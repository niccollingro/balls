==> flow/design.v <==
module neurons(
    input wire rst,
    input wire [1:0] xin,
    input wire update_clk,
    output wire [39:0] xalt_packed
);
    reg signed [1:0] xalt [0:19];
    generate
    genvar j;
    for (j = 0; j < 20; j = j + 1) begin : xalt_packing
        assign xalt_packed[j*2 +: 2] = xalt[j];
    end
    endgenerate
    integer i;
    always @(posedge rst or posedge update_clk) begin
        if (rst) begin
            for (i = 0; i < 20; i = i + 1) begin
                xalt[i] <= 2'b01;
            end
        end else begin
            for (i = 10; i >= 0; i = i - 1) begin
                if (i == 0) begin
                    xalt[i] <= xin;
                end else begin
                    xalt[i] <= xalt[i-1];
                end
            end
        end
    end
endmodule
* Tool chain data of neurons
The steps from the RTL of neurons to its reports follow in flow order. Lines are those of the file above, counted from 1. Operators: Yosys type, input widths -> output width; for muxes data width and select width s. Cell names lack the library's common part. Not given: --
Set-up: design top neurons, clock input update_clk, cell library sky130hd, timing corner tt_025C_1v80

* Word level
Counts by Yosys on the flattened word-level netlist (proc, flatten, opt, wreduce). Print and check cells are left out. Cells with the same type and inputs are merged into one.
Operators by class: shifts and indexed selects 0, reductions and logical operators 0, magnitude comparators 0, div/mod/pow operators 0, add/sub/neg operators 0, muxes and demuxes 0, multiply operators 0, bitwise logic cells 0, equality and inequality tests 0
Bit counts: bits in latches 0, elaborated cells 11, memory bits (writable) 0, bits of input ports 4, memory cells 0, ROM bits 0, clocked read ports x word width 0, output and inout port bits 40, bits in registers 22

* Logic depth
Yosys ltp: most cells in a row. Word level: on the elaborated netlist, between registers, memories and ports. Mapped: between sequential cells and ports; inverters and the memories' decode and read muxes count.
Logic depth: depth after elaboration 0, ABC_AREA 0, gate-level depth with buffers 1, gate-level depth less buffers 1

* Synthesis result
Yosys stat after the flow's synthesis: flattened, memories mapped to cells. It holds for the ABC_AREA given above (unset counts as 0); a run with the other value may have another netlist. Totals and module areas in this step are rounded.
Cells by type:
- dfstp_2 | number 11, total area 289.027 um^2
- dfrtp_1 | number 11, total area 275.264 um^2
- buf_4 | number 18, total area 135.13 um^2
- conb_1 | number 2, total area 7.507 um^2
- inv_1 | number 1, total area 3.754 um^2
Mapped netlist: buffer cells 18, cell area after synthesis 710 um^2, cells in the netlist 43, sequential area 560 um^2, mapped flip-flops 22

* Path before layout
Source: OpenSTA report_checks on the synthesized netlist (no wires, ideal clock, input and output delay 20% of the period each), path of least setup slack; recovery checks are left aside. Register names are those of the netlist, which keeps one name where synthesis merged equal registers.
Timing after synthesis: path type register to output, start point register xalt[0][0], end point output port xalt_packed[0], external output delay 0.246 ns, driving pins on the path 1, period 1.23 ns, time at the first pin 0.000 ns, data arrival time 0.529 ns, buffers on the path 0, required time 0.984 ns, delay of the path 0.529 ns, slack 0.455 ns, synthesis period reached 0.775 ns
"delay of the path" is the arrival time less input delay plus setup time. A path that ends at an output port has no setup time. "driving pins on the path" counts driving pins, that of a launching flip-flop among them; a cell with two outputs on the path counts twice. "synthesis period reached" is the clock period less the worst setup slack; recovery checks do not enter. This is arithmetic on one report: input and output delays are still those of the set period (20% each).
On the way, after synthesis: cell sequence dfstp_2, length of the longest elaborated chain 0, elaborated cells on any way between the ends 0, source lines of those cells 0
RTL lines, path after synthesis:
- start: declaration | RTL line 7 | reg signed [1:0] xalt [0:19];
- start: assignment | RTL line 18 | xalt[i] <= 2'b01;
- start: assignment | RTL line 23 | xalt[i] <= xin;
- end: declaration | RTL line 5 | output wire [39:0] xalt_packed

* Timing after layout
From the final timing report of job 1: the path of least setup slack in the routed layout; clock arrival at registers is part of the times.
Timing post-layout: path type register to output, start point register xalt[7][0], end point output port xalt_packed[14], period 0.452 ns, external output delay 0.09 ns, driving pins on the path 2, required time 0.36 ns, slack -0.61 ns, data arrival time 0.97 ns, time at the first pin 0.30 ns, buffers on the path 1
On the way, post-layout: cell sequence dfstp_2 -> buf_6, length of the longest elaborated chain 0, elaborated cells on any way between the ends 0, source lines of those cells 0
RTL lines, path post-layout:
- start: declaration | RTL line 7 | reg signed [1:0] xalt [0:19];
- start: assignment | RTL line 18 | xalt[i] <= 2'b01;
- start: assignment | RTL line 25 | xalt[i] <= xalt[i-1];
- end: declaration | RTL line 5 | output wire [39:0] xalt_packed

Design neurons on sky130hd. What follows are 2 stored runs of the flow, each under its own settings; their order means nothing. The constraints put input and output delay at 20% of the set period each and load the outputs with 0.01 pF.
"achieved period": clock period set for the run, less the worst setup slack. It is reckoned from that one timing run; input and output delays stay at 20% of the period that was set.
"worst setup path time" = time allowed to the worst setup path (clock period - input delay - output delay, where it has them) - its slack; a late launch clock adds to it, a late capture clock takes from it.
"total design power" rests on the timing tool's default activity at the inputs, not on a simulated workload.
The results are shown rounded.

* Job 1 | settings: period_ns 0.452; CORE_UTILIZATION 42; SETUP_SLACK_MARGIN -0.02; PLACE_DENSITY_LB_ADDON 0.07; CORE_ASPECT_RATIO 0.59; GPL_ROUTABILITY_DRIVEN 0; CAP_MARGIN 40; CORE_MARGIN 2; SLEW_MARGIN 20 | results: utilization 63 %; worst setup slack after layout -0.61 ns; total design power 4.0 mW; synthesized cell area 710 um^2; standard-cell area after layout 1000 um^2; total negative setup slack -14 ns; worst setup path time 0.97 ns; class of the worst setup path register to output; area inside the die boundary 2000 um^2; achieved period 1.059 ns
* Job 2 | settings: period_ns 0.659; CORE_UTILIZATION 51; CAP_MARGIN 20; CORE_MARGIN 2; SLEW_MARGIN 20 | results: utilization 76 %; worst setup slack after layout -0.42 ns; total design power 2.5 mW; synthesized cell area 710 um^2; standard-cell area after layout 990 um^2; total negative setup slack -8.0 ns; worst setup path time 0.95 ns; class of the worst setup path register to output; area inside the die boundary 1700 um^2; achieved period 1.084 ns
